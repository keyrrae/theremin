==> flow/design.v <==
module DDS (clock, reset, tuningWord, scale, sine_out,pwm_out);
input clock, reset;
input [31:0] tuningWord;
input [7:0]  scale;
wire [15:0] lookup;
reg [10:0] counter;
reg signed[31:0] buffer;
output reg pwm_out;
output wire [10:0] sine_out;
reg [31:0]	accumulator;
always@(posedge clock) begin
if(reset) begin
counter <=0;
pwm_out <=1;
accumulator <= 0;
end
else if(counter == 0) begin
pwm_out <= 1;
counter <= counter + 1;
accumulator <= accumulator + tuningWord;
end
else begin
if(counter > sine_out)
	pwm_out <=0;
counter <= counter + 1;
end
end
always@(*) begin
	buffer = (lookup * scale) >> 13;
end
sync_rom sineTable(clock, accumulator[31:24], lookup);
assign sine_out = buffer; 
endmodule
module sync_rom (clock, address, sine);
input clock;
input [7:0] address;
output [15:0] sine;
reg [15:0] sine;
always@(posedge clock)
begin
    case(address)
	  				8'h0: sine = 16'h7fff;
		8'h1: sine = 16'h8323;
		8'h2: sine = 16'h8646;
		8'h3: sine = 16'h8969;
		8'h4: sine = 16'h8c8a;
		8'h5: sine = 16'h8faa;
		8'h6: sine = 16'h92c6;
		8'h7: sine = 16'h95e0;
		8'h8: sine = 16'h98f7;
		8'h9: sine = 16'h9c0a;
		8'ha: sine = 16'h9f18;
		8'hb: sine = 16'ha222;
		8'hc: sine = 16'ha526;
		8'hd: sine = 16'ha825;
		8'he: sine = 16'hab1d;
		8'hf: sine = 16'hae0f;
		8'h10: sine = 16'hb0fa;
		8'h11: sine = 16'hb3dd;
		8'h12: sine = 16'hb6b8;
		8'h13: sine = 16'hb98b;
		8'h14: sine = 16'hbc55;
		8'h15: sine = 16'hbf15;
		8'h16: sine = 16'hc1cc;
		8'h17: sine = 16'hc479;
		8'h18: sine = 16'hc71b;
		8'h19: sine = 16'hc9b2;
		8'h1a: sine = 16'hcc3e;
		8'h1b: sine = 16'hcebe;
		8'h1c: sine = 16'hd132;
		8'h1d: sine = 16'hd399;
		8'h1e: sine = 16'hd5f3;
		8'h1f: sine = 16'hd841;
		8'h20: sine = 16'hda80;
		8'h21: sine = 16'hdcb2;
		8'h22: sine = 16'hded5;
		8'h23: sine = 16'he0ea;
		8'h24: sine = 16'he2f0;
		8'h25: sine = 16'he4e6;
		8'h26: sine = 16'he6cd;
		8'h27: sine = 16'he8a4;
		8'h28: sine = 16'hea6b;
		8'h29: sine = 16'hec22;
		8'h2a: sine = 16'hedc8;
		8'h2b: sine = 16'hef5d;
		8'h2c: sine = 16'hf0e0;
		8'h2d: sine = 16'hf253;
		8'h2e: sine = 16'hf3b4;
		8'h2f: sine = 16'hf502;
		8'h30: sine = 16'hf63f;
		8'h31: sine = 16'hf76a;
		8'h32: sine = 16'hf882;
		8'h33: sine = 16'hf988;
		8'h34: sine = 16'hfa7b;
		8'h35: sine = 16'hfb5b;
		8'h36: sine = 16'hfc28;
		8'h37: sine = 16'hfce1;
		8'h38: sine = 16'hfd88;
		8'h39: sine = 16'hfe1b;
		8'h3a: sine = 16'hfe9b;
		8'h3b: sine = 16'hff07;
		8'h3c: sine = 16'hff60;
		8'h3d: sine = 16'hffa5;
		8'h3e: sine = 16'hffd6;
		8'h3f: sine = 16'hfff4;
		8'h40: sine = 16'hfffe;
		8'h41: sine = 16'hfff4;
		8'h42: sine = 16'hffd6;
		8'h43: sine = 16'hffa5;
		8'h44: sine = 16'hff60;
		8'h45: sine = 16'hff07;
		8'h46: sine = 16'hfe9b;
		8'h47: sine = 16'hfe1b;
		8'h48: sine = 16'hfd88;
		8'h49: sine = 16'hfce1;
		8'h4a: sine = 16'hfc28;
		8'h4b: sine = 16'hfb5b;
		8'h4c: sine = 16'hfa7b;
		8'h4d: sine = 16'hf988;
		8'h4e: sine = 16'hf882;
		8'h4f: sine = 16'hf76a;
		8'h50: sine = 16'hf63f;
		8'h51: sine = 16'hf502;
		8'h52: sine = 16'hf3b4;
		8'h53: sine = 16'hf253;
		8'h54: sine = 16'hf0e0;
		8'h55: sine = 16'hef5d;
		8'h56: sine = 16'hedc8;
		8'h57: sine = 16'hec22;
		8'h58: sine = 16'hea6b;
		8'h59: sine = 16'he8a4;
		8'h5a: sine = 16'he6cd;
		8'h5b: sine = 16'he4e6;
		8'h5c: sine = 16'he2f0;
		8'h5d: sine = 16'he0ea;
		8'h5e: sine = 16'hded5;
		8'h5f: sine = 16'hdcb2;
		8'h60: sine = 16'hda80;
		8'h61: sine = 16'hd841;
		8'h62: sine = 16'hd5f3;
		8'h63: sine = 16'hd399;
		8'h64: sine = 16'hd132;
		8'h65: sine = 16'hcebe;
		8'h66: sine = 16'hcc3e;
		8'h67: sine = 16'hc9b2;
		8'h68: sine = 16'hc71b;
		8'h69: sine = 16'hc479;
		8'h6a: sine = 16'hc1cc;
		8'h6b: sine = 16'hbf15;
		8'h6c: sine = 16'hbc55;
		8'h6d: sine = 16'hb98b;
		8'h6e: sine = 16'hb6b8;
		8'h6f: sine = 16'hb3dd;
		8'h70: sine = 16'hb0fa;
		8'h71: sine = 16'hae0f;
		8'h72: sine = 16'hab1d;
		8'h73: sine = 16'ha825;
		8'h74: sine = 16'ha526;
		8'h75: sine = 16'ha222;
		8'h76: sine = 16'h9f18;
		8'h77: sine = 16'h9c0a;
		8'h78: sine = 16'h98f7;
		8'h79: sine = 16'h95e0;
		8'h7a: sine = 16'h92c6;
		8'h7b: sine = 16'h8faa;
		8'h7c: sine = 16'h8c8a;
		8'h7d: sine = 16'h8969;
		8'h7e: sine = 16'h8646;
		8'h7f: sine = 16'h8323;
		8'h80: sine = 16'h7fff;
		8'h81: sine = 16'h7cda;
		8'h82: sine = 16'h79b7;
		8'h83: sine = 16'h7694;
		8'h84: sine = 16'h7373;
		8'h85: sine = 16'h7053;
		8'h86: sine = 16'h6d37;
		8'h87: sine = 16'h6a1d;
		8'h88: sine = 16'h6706;
		8'h89: sine = 16'h63f3;
		8'h8a: sine = 16'h60e5;
		8'h8b: sine = 16'h5ddb;
		8'h8c: sine = 16'h5ad7;
		8'h8d: sine = 16'h57d8;
		8'h8e: sine = 16'h54e0;
		8'h8f: sine = 16'h51ee;
		8'h90: sine = 16'h4f03;
		8'h91: sine = 16'h4c20;
		8'h92: sine = 16'h4945;
		8'h93: sine = 16'h4672;
		8'h94: sine = 16'h43a8;
		8'h95: sine = 16'h40e8;
		8'h96: sine = 16'h3e31;
		8'h97: sine = 16'h3b84;
		8'h98: sine = 16'h38e2;
		8'h99: sine = 16'h364b;
		8'h9a: sine = 16'h33bf;
		8'h9b: sine = 16'h313f;
		8'h9c: sine = 16'h2ecb;
		8'h9d: sine = 16'h2c64;
		8'h9e: sine = 16'h2a0a;
		8'h9f: sine = 16'h27bc;
		8'ha0: sine = 16'h257d;
		8'ha1: sine = 16'h234b;
		8'ha2: sine = 16'h2128;
		8'ha3: sine = 16'h1f13;
		8'ha4: sine = 16'h1d0d;
		8'ha5: sine = 16'h1b17;
		8'ha6: sine = 16'h1930;
		8'ha7: sine = 16'h1759;
		8'ha8: sine = 16'h1592;
		8'ha9: sine = 16'h13db;
		8'haa: sine = 16'h1235;
		8'hab: sine = 16'h10a0;
		8'hac: sine = 16'hf1d;
		8'had: sine = 16'hdaa;
		8'hae: sine = 16'hc49;
		8'haf: sine = 16'hafb;
		8'hb0: sine = 16'h9be;
		8'hb1: sine = 16'h893;
		8'hb2: sine = 16'h77b;
		8'hb3: sine = 16'h675;
		8'hb4: sine = 16'h582;
		8'hb5: sine = 16'h4a2;
		8'hb6: sine = 16'h3d5;
		8'hb7: sine = 16'h31c;
		8'hb8: sine = 16'h275;
		8'hb9: sine = 16'h1e2;
		8'hba: sine = 16'h162;
		8'hbb: sine = 16'hf6;
		8'hbc: sine = 16'h9d;
		8'hbd: sine = 16'h58;
		8'hbe: sine = 16'h27;
		8'hbf: sine = 16'h9;
		8'hc0: sine = 16'h0;
		8'hc1: sine = 16'h9;
		8'hc2: sine = 16'h27;
		8'hc3: sine = 16'h58;
		8'hc4: sine = 16'h9d;
		8'hc5: sine = 16'hf6;
		8'hc6: sine = 16'h162;
		8'hc7: sine = 16'h1e2;
		8'hc8: sine = 16'h275;
		8'hc9: sine = 16'h31c;
		8'hca: sine = 16'h3d5;
		8'hcb: sine = 16'h4a2;
		8'hcc: sine = 16'h582;
		8'hcd: sine = 16'h675;
		8'hce: sine = 16'h77b;
		8'hcf: sine = 16'h893;
		8'hd0: sine = 16'h9be;
		8'hd1: sine = 16'hafb;
		8'hd2: sine = 16'hc49;
		8'hd3: sine = 16'hdaa;
		8'hd4: sine = 16'hf1d;
		8'hd5: sine = 16'h10a0;
		8'hd6: sine = 16'h1235;
		8'hd7: sine = 16'h13db;
		8'hd8: sine = 16'h1592;
		8'hd9: sine = 16'h1759;
		8'hda: sine = 16'h1930;
		8'hdb: sine = 16'h1b17;
		8'hdc: sine = 16'h1d0d;
		8'hdd: sine = 16'h1f13;
		8'hde: sine = 16'h2128;
		8'hdf: sine = 16'h234b;
		8'he0: sine = 16'h257d;
		8'he1: sine = 16'h27bc;
		8'he2: sine = 16'h2a0a;
		8'he3: sine = 16'h2c64;
		8'he4: sine = 16'h2ecb;
		8'he5: sine = 16'h313f;
		8'he6: sine = 16'h33bf;
		8'he7: sine = 16'h364b;
		8'he8: sine = 16'h38e2;
		8'he9: sine = 16'h3b84;
		8'hea: sine = 16'h3e31;
		8'heb: sine = 16'h40e8;
		8'hec: sine = 16'h43a8;
		8'hed: sine = 16'h4672;
		8'hee: sine = 16'h4945;
		8'hef: sine = 16'h4c20;
		8'hf0: sine = 16'h4f03;
		8'hf1: sine = 16'h51ee;
		8'hf2: sine = 16'h54e0;
		8'hf3: sine = 16'h57d8;
		8'hf4: sine = 16'h5ad7;
		8'hf5: sine = 16'h5ddb;
		8'hf6: sine = 16'h60e5;
		8'hf7: sine = 16'h63f3;
		8'hf8: sine = 16'h6706;
		8'hf9: sine = 16'h6a1d;
		8'hfa: sine = 16'h6d37;
		8'hfb: sine = 16'h7053;
		8'hfc: sine = 16'h7373;
		8'hfd: sine = 16'h7694;
		8'hfe: sine = 16'h79b7;
		8'hff: sine = 16'h7cda;
	endcase
end
endmodule
[Step by step through the tools: DDS]
Tool output for the design above, in the order of the flow.
Lines are those of the file above, counted from 1.
Library cell names are shortened.
The mark - stands for no value.
Design
  top: DDS
  clock port: clock
  cell library: sky130hd
  library corner: tt_025C_1v80

[Word level]
Yosys after proc, flatten, opt, wreduce and memory -nomap, before mapping. Enables and synchronous resets that opt folds into registers are not counted as muxes. Memory bits, and registers merged into a memory's read port (data or address), are not among the register bits. Print and check cells are not counted. Equal cells are merged and count once.
Yosys's memory passes give these memory sizes; they may raise the number of words (mostly to a power of two), join words into wider ones and drop unused or constant bits.
Bit counts
  bits of input ports: 42
  clocked read ports x word width: 16
  cells after elaboration: 10
  memories kept: 1
  output and inout port bits: 12
  bits in registers: 44
  memory bits (read-only): 4096
Cells by class
  order comparisons: 1
  add/sub/neg operators: 2
  reduce/logical cells: 2
  $mul: 1
Memories
  (name not given): depth 256, width 16, read ports 1, write ports 0, RTL line 41  | case(address)
Operator list (number)
  multiplier 16 x 8 -> 24 bit: 1
  adder 32 bit: 1
  adder 11 x 1 -> 11 bit (second input constant): 1
  > comparator 11 bit: 1
  zero test 11 bit: 1
  OR reduction 2 bit: 1

[Depth]
Yosys ltp: most cells in a row. Word level: on the elaborated netlist, between registers, memories and ports. Mapped: between sequential cells and ports; inverters and the memories' decode and read muxes count.
Logic depth
  depth after elaboration: 2
  ABC_AREA: 0
  gate-level depth with buffers: 29

[Netlist]
Source: synth_stat.txt of the flow (Yosys; design flattened, memories mapped). It holds for the ABC_AREA given above (unset counts as 0); a run with the other value may have another netlist.
Cells by type
  fa_1: number 84, area in all 1.68E+03 um2
  ha_1: number 100, area in all 1251.2 um2
  dfxtp_1: number 60, area in all 1.2E+03 um2
  nand2_1: number 229, area in all 859.574 um2
  a21oi_1: number 158, area in all 790.758 um2
  o21ai_0: number 130, area in all 650.624 um2
  and2_1: number 102, area in all 638.112 um2
  nor2_1: number 128, area in all 480.461 um2
  inv_1: number 114, area in all 427.91 um2
  clkbuf_1: number 88, area in all 330.317 um2
  nand3_1: number 52, area in all 260.25 um2
  a21o_1: number 27, area in all 202.694 um2
  o211ai_1: number 26, area in all 195.187 um2
  a31oi_1: number 31, area in all 193.936 um2
  xnor2_1: number 21, area in all 183.926 um2
  xor2_1: number 20, area in all 175.168 um2
  nor3_1: number 32, area in all 160.154 um2
  a211oi_1: number 21, area in all 157.651 um2
Not listed: further types 67, cells in them 260.
Synthesis totals
  cell count: 1683
  flip-flop cells: 60
  sequential area: 1201.2 um2
  synthesis area: 11876.4 um2
  buffer cells: 120
By module: a second synthesis without flattening, with its own total; a netlist apart from the flattened one above.
Second synthesis, totals
  cells (unflattened synthesis): 1667
  area total of the unflattened synthesis: 12313.1 um2
Rows give one instance, submodules left out.
By module
  DDS: cells 874, sequential area 880.8 um2, instances 1, area 7206.9 um2
  sync_rom: cells 793, sequential area 320.3 um2, instances 1, area 5106.1 um2

[Timing after synthesis]
Source: OpenSTA report_checks on the synthesized netlist (no wires, ideal clock, input and output delay 20% of the period each), path of least setup slack; recovery checks are left aside. Register names are those of the netlist, which keeps one name where synthesis merged equal registers.
Timing after synthesis
  path type: input -> output
  start: input scale[2]
  end: output sine_out[7]
  stages: 19
  buffers on the path: 1
  path delay: 4.028 ns
  data required time: 9.680 ns
  period: 12.1 ns
  output delay: 2.420 ns
  path slack: 3.232 ns
  arrival time: 6.448 ns
  period reached after synthesis: 8.868 ns
"path delay" = arrival - input delay + setup time.
A path that ends at an output port has no setup time.
"stages" counts driving pins, that of a launching flip-flop among them; a cell with two outputs on the path counts twice.
"period reached after synthesis" = period - worst setup slack (recovery checks aside). The figure is calculated, with input and output delays left at 20% of the set period.
The rows between start and end are the longest chain of elaborated cells between them; the timing report does not say that the signal goes this way. Where chains are equally long, one stands for them.
A line is the first line of the expression or statement that the cell stems from. Yosys adds cells for indexed reads and writes and turns some case tables into memories.
On the way, after synthesis
  cells stage by stage: clkbuf_1 nand2_1 fa_1 inv_1 fa_1 fa_1 inv_1 fa_1 inv_1 ha_1 a21o_1 a21o_1 a21oi_1 o211ai_1 nand3_1 nand2_1 or2_2 a21oi_1 xnor2_1
  cells in the longest elaborated chain: 1
  elaborated cells on any way between the ends: 1
  source lines of those cells: 1
  classes of those cells: mul (1)
Ends and longest elaborated chain, after synthesis
  start, declared: RTL line 4  | input [7:0]  scale;
  multiplier 16 x 8 -> 24 bit: RTL line 29  | buffer = (lookup * scale) >> 13;
  end, declared: RTL line 9  | output wire [10:0] sine_out;

[Path in the finished layout]
Path of least setup slack in the final report of stored run 1 (OpenROAD, finished layout, wires in). Where an end is a register, its clock arrival counts in the times.
Timing post-layout
  path type: input -> output
  start: input scale[7]
  end: output sine_out[10]
  period: 6.51 ns
  arrival time: 5.70 ns
  path slack: -0.49 ns
  buffers on the path: 4
  output delay: 1.30 ns
  stages: 21
  data required time: 5.21 ns
The rows between start and end are the longest chain of elaborated cells between them; the timing report does not say that the signal goes this way. Where chains are equally long, one stands for them.
On the way, post-layout
  cells stage by stage: buf_12 clkbuf_16 and2_4 fa_1 fa_1 fa_1 inv_1 fa_1 inv_2 ha_4 a21o_1 a21o_1 a21oi_4 o211ai_1 buf_4 nand3_4 a31oi_4 a21oi_4 o21bai_4 xor2_2 buf_2
  cells in the longest elaborated chain: 1
  elaborated cells on any way between the ends: 1
  source lines of those cells: 1
  classes of those cells: mul (1)
Ends and longest elaborated chain, post-layout
  start, declared: RTL line 4  | input [7:0]  scale;
  multiplier 16 x 8 -> 24 bit: RTL line 29  | buffer = (lookup * scale) >> 13;
  end, declared: RTL line 9  | output wire [10:0] sine_out;

Appendix: measured runs

Measured results for DDS: 2 stored runs of the Yosys and OpenROAD flow on sky130hd. The settings differ; the order carries no meaning. The constraints put input and output delay at 20% of the set period each and load the outputs with 0.01 pF.

settings of stored run 1
{
  "period_ns": 6.51,
  "CORE_UTILIZATION": 15,
  "SETUP_SLACK_MARGIN": 0.3,
  "PLACE_DENSITY": 0.44,
  "CORE_MARGIN": 7,
  "CELL_PAD_IN_SITES_DETAIL_PLACEMENT": 1,
  "TNS_END_PERCENT": 80,
  "GPL_TIMING_DRIVEN": 0,
  "GPL_ROUTABILITY_DRIVEN": 0,
  "SLEW_MARGIN": 25,
  "MIN_ROUTING_LAYER": "met1",
  "MAX_ROUTING_LAYER": "met5",
  "CAP_MARGIN": 20
}
report of stored run 1
yosys chip area after synthesis (um^2): 11876.4
finish__design__die__area: 87249.3
finish__design__instance__area__stdcell: 14755.4
finish__design__instance__utilization: 0.1877
finish__timing__setup__ws: -0.488
finish__timing__setup__tns: -3.452
finish__timing__hold__ws: 0.456

settings of stored run 2
{
  "period_ns": 8.72,
  "CORE_UTILIZATION": 40,
  "SETUP_SLACK_MARGIN": 1.21,
  "PLACE_DENSITY": 0.68,
  "TNS_END_PERCENT": 65,
  "GPL_ROUTABILITY_DRIVEN": 0,
  "SLEW_MARGIN": 0,
  "MAX_ROUTING_LAYER": "met5",
  "CAP_MARGIN": 20,
  "CORE_MARGIN": 2
}
report of stored run 2
yosys chip area after synthesis (um^2): 11876.4
finish__design__die__area: 31085.2
finish__design__instance__area__stdcell: 13610.6
finish__design__instance__utilization: 0.4629
finish__timing__setup__ws: 0.938
finish__timing__setup__tns: 0.000
finish__timing__hold__ws: 0.455
