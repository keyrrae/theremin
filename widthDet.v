==> flow/design.v <==
module widthDet(vin, reset, clk, out);
input vin;
input clk;
input reset;
output [12:0] out;
reg [12:0] out;
reg [12:0] width;
reg [6:0] counter;
reg state;
reg next_state;
parameter IDLE = 0;
parameter COUNT = 1;
always @(posedge clk) begin
    if(reset) begin
        state <= IDLE;
        counter <= 1;
        width <=0;
        out <= 300;
	next_state <= IDLE;
    end
    else if(counter == 99) begin
        counter <= 0;
        case(state)
            IDLE: begin
                if (vin == 1'b1) begin
                    state <= COUNT;
                    width = 1;
                end
	    end
            COUNT: begin
                if(vin == 1'b1)
                    width <= width + 1;
                else begin
                    state <= IDLE;
                    out <= width;
                end
	    end
            default: begin
                state <= IDLE;
                counter <= 1;
                width <= 0;
                out <= 300;
            end
        endcase
    end
    else begin
	counter <= counter + 1;
end
end
endmodule
Step by step through the tools: widthDet
Tool output for the design above, in the order of the flow.
Lines are those of the file above, counted from 1.
Operators: Yosys type, input widths -> output width; for muxes data width and select width s.
Library cell names are shortened.
Not given: --
- top: widthDet
- clock input: clk
- standard-cell library: sky130hd
- corner: tt_025C_1v80

After elaboration
Yosys after proc, flatten, opt, wreduce and memory -nomap, before mapping. Memory bits, and registers merged into a memory's read port (data or address), are not among the register bits. Print and check cells are not counted. Equal cells are merged and count once.
- output and inout bits at 13
- noted bits in registers: 34
- input port bits at 3
- reduce/logical cells: 3
- muxes and demuxes: 5
- noted equal/unequal tests: 3
- noted add/subtract/negate cells: 2
- bitwise logic cells at 2
- operators with widths (operator ; count):
    $pmux 13 s2 ; 1
    $mux 13 ; 2
    $add 13x1->13 const B ; 1
    $add 7x1->7 const B ; 1
    $eq 7x7->1 const B ; 1
    $reduce_and 3->1 ; 2
    $ne 2x2->1 const B ; 2
    $not 1->1 ; 2
    $reduce_or 2->1 ; 1
    $mux 1 ; 2

Longest topological paths
Depth = most cells in a row (Yosys ltp): at word level without a register or memory, in the mapped netlist without a sequential cell, where the memories' decode and read muxes count.
- depth in word-level cells at 3
- ABC_AREA at 0
- noted depth in mapped cells: 6
- depth with buffers taken out at 5

Netlist
Source: synth_stat.txt of the flow (Yosys; design flattened, memories mapped). It holds for the ABC_AREA given above (unset counts as 0); a run with the other value may have another netlist.
- noted cell area after synthesis: 1427.6 um2
- flip-flop cells: 34
- noted buffers: 6
- cells in the netlist at 154
- cell types (type ; count ; area in all (um2)):
    dfxtp_1 ; 34 ; 680.653
    nor2_1 ; 27 ; 101.347
    mux2i_1 ; 9 ; 90.086
    xnor2_1 ; 8 ; 70.067
    nand3_1 ; 11 ; 55.053
    a211o_1 ; 4 ; 35.034
    xor2_1 ; 4 ; 35.034
    a21oi_1 ; 6 ; 30.029
    nand2_1 ; 8 ; 30.029
    ha_1 ; 2 ; 25.024
    nor2b_1 ; 4 ; 25.024
    nor4_1 ; 4 ; 25.024
    o21ai_0 ; 5 ; 25.024
    nor4b_4 ; 1 ; 23.773
    and3_1 ; 3 ; 18.768
    or3_1 ; 3 ; 18.768
    nand4b_1 ; 2 ; 17.517
    clkbuf_1 ; 4 ; 15.014
Not listed: further types 12, cells in them 15.

Worst setup path after synthesis
OpenSTA on the mapped netlist: ideal clock, no wires. The path of least setup slack (recovery checks aside). Input and output delay are each 20% of the period. Register names are those of the netlist, which keeps one name where synthesis merged equal registers.
- path kind: register -> register
- start: reg counter[3]
- end: reg out[0]
- path slack: 137 ps
- clock period at 2110 ps
- path delay at 1973 ps
- data required time at 1982 ps
- noted buffers on the path: 2
- arrival time at 1845 ps
- launch time at the first pin at 0 ps
- noted stages on the path: 7
- synthesis period reached at 1973 ps
"path delay" is the arrival time less input delay plus setup time.
"stages on the path": output pins that drive a net of the path, with the launching flip-flop's if there is one; two outputs of one cell count as two.
"synthesis period reached" = period - worst setup slack (recovery checks aside). The figure is calculated, with input and output delays left at 20% of the set period.
Between the ends stands the longest chain of elaborated cells between them, by number of cells; it is not shown to be the way that was timed. Of several equally long chains one is given.
Each line given opens the expression or statement behind the cell; cells for indexed reads and writes are added by Yosys, which also makes memories of some case tables.
At most two assigning lines are given for a register; there are more.
- path through: dfxtp_1 > or4b_1 > buf_2 > nor4b_4 > buf_6 > mux2i_1 > nor2_1
- cells in the longest elaborated chain: 2
- elaborated cells between the ends (all ways): 2
- classes of those cells: eq/ne: 1; reduce/logical: 1
- RTL lines, path after synthesis (item ; RTL line ; source):
    start, declared ; 8 ; reg [6:0] counter;
    start, assigned ; 16 ; counter <= 1;
    start, assigned ; 47 ; counter <= counter + 1;
    $eq 7x7->1 ; 21 ; else if(counter == 99) begin
    $reduce_and 3->1 ; -- ;
    end, assigned ; 18 ; out <= 300;
    end, assigned ; 35 ; out <= width;
    end, declared ; 5 ; output [12:0] out;

Timing after layout
From the final timing report of job 1: the path of least setup slack in the routed layout; clock arrival at registers is part of the times.
The path's times are printed in steps of 10 ps; the period is the one set.
- path kind: register -> register
- start: reg counter[2]
- end: reg width[12]
- noted stages on the path: 5
- path slack: -370 ps
- data required time at 1730 ps
- launch time at the first pin at 290 ps
- arrival time at 2100 ps
- noted buffers on the path: 0
- clock period at 1510 ps
Between the ends stands the longest chain of elaborated cells between them, by number of cells; it is not shown to be the way that was timed. Of several equally long chains one is given.
At most two assigning lines are given for a register; there are more.
- path through: dfxtp_2 > or4b_4 > or4_4 > or3_4 > a21oi_2
- cells in the longest elaborated chain: 2
- elaborated cells between the ends (all ways): 2
- classes of those cells: eq/ne: 1; reduce/logical: 1
- RTL lines, path after layout (item ; RTL line ; source):
    start, declared ; 8 ; reg [6:0] counter;
    start, assigned ; 16 ; counter <= 1;
    start, assigned ; 47 ; counter <= counter + 1;
    $eq 7x7->1 ; 21 ; else if(counter == 99) begin
    $reduce_and 3->1 ; -- ;
    end, assigned ; 17 ; width <=0;
    end, assigned ; 32 ; width <= width + 1;
    end, declared ; 7 ; reg [12:0] width;

FLOW RESULTS
============

Flow measurements of widthDet on sky130hd: 2 stored runs with different settings, listed in no order. Input and output delays are each 20% of the period that was set; the output load is 0.01 pF.
"time on the worst setup path" means the part of the period allowed to the worst setup path (the constraints hold back 20% at inputs and 20% at outputs) less its slack; where the path has registers, the arrival times of their clocks count too.
"overall power" is the tool's figure for a default switching activity; nothing was simulated.
"time on the worst setup path" is known to 10 ps.

Job 1

==> flow/run.sh <==
#!/bin/bash
# the make line also repeats the synthesis and layout settings of config.mk as NAME=value (left out here)
make -C /OpenROAD-flow-scripts/flow DESIGN_CONFIG=/design/flow/config.mk WORK_HOME=/design/flow/orfs CLKGATE_MAP_FILE= finish
==> flow/config.mk <==
export PLATFORM = sky130hd
export DESIGN_NAME = widthDet
export DESIGN_NICKNAME = widthDet
export VERILOG_FILES = /design/flow/design.v
export SDC_FILE = /design/flow/constraint.sdc
export NUM_CORES = 4
export LEC_CHECK = 0
export CAP_MARGIN = 20
export CORE_MARGIN = 7
export CORE_UTILIZATION = 26
export PLACE_DENSITY = 0.74
export SETUP_SLACK_MARGIN = 0.05
export SLEW_MARGIN = 20
==> flow/constraint.sdc <==
create_clock -name core_clock -period 1.51 [get_ports {clk}]
set_input_delay 0.3020 -clock core_clock [delete_from_list [all_inputs] [get_ports {clk}]]
set_output_delay 0.3020 -clock core_clock [all_outputs]
set_load 0.01 [all_outputs]

Measured in job 1:
- chip area after synthesis (Yosys): 1,427.6 um2
- time on the worst setup path: 1,880 ps
- critical path kind: register -> register
- noted the worst hold slack after layout: 486 ps
- noted the setup slack of the worst path: -368 ps
- overall power: 1,684 µW
- standard-cell area after layout at 2,169.6 um2
- noted the total die area: 7,761.6 um2
- noted the final design utilization: 41.7 %

Job 2

==> flow/run.sh <==
#!/bin/bash
# the make line also repeats the synthesis and layout settings of config.mk as NAME=value (left out here)
make -C /OpenROAD-flow-scripts/flow DESIGN_CONFIG=/design/flow/config.mk WORK_HOME=/design/flow/orfs CLKGATE_MAP_FILE= finish
==> flow/config.mk <==
export PLATFORM = sky130hd
export DESIGN_NAME = widthDet
export DESIGN_NICKNAME = widthDet
export VERILOG_FILES = /design/flow/design.v
export SDC_FILE = /design/flow/constraint.sdc
export NUM_CORES = 4
export LEC_CHECK = 0
export CAP_MARGIN = 20
export CELL_PAD_IN_SITES_DETAIL_PLACEMENT = 1
export CORE_ASPECT_RATIO = 0.56
export CORE_MARGIN = 4
export CORE_UTILIZATION = 23
export CTS_CLUSTER_DIAMETER = 271
export CTS_CLUSTER_SIZE = 64
export HOLD_SLACK_MARGIN = 0.28
export PLACE_DENSITY = 0.92
export SETUP_SLACK_MARGIN = 0.25
export SLEW_MARGIN = 20
==> flow/constraint.sdc <==
create_clock -name core_clock -period 2.99 [get_ports {clk}]
set_input_delay 0.5980 -clock core_clock [delete_from_list [all_inputs] [get_ports {clk}]]
set_output_delay 0.5980 -clock core_clock [all_outputs]
set_load 0.01 [all_outputs]

Measured in job 2:
- chip area after synthesis (Yosys): 1,427.6 um2
- time on the worst setup path: 2,390 ps
- critical path kind: register -> register
- noted the worst hold slack after layout: 503 ps
- noted the setup slack of the worst path: 598 ps
- overall power: 915.4 µW
- standard-cell area after layout at 1,790.5 um2
- noted the total die area: 7,584.7 um2
- noted the final design utilization: 29.9 %
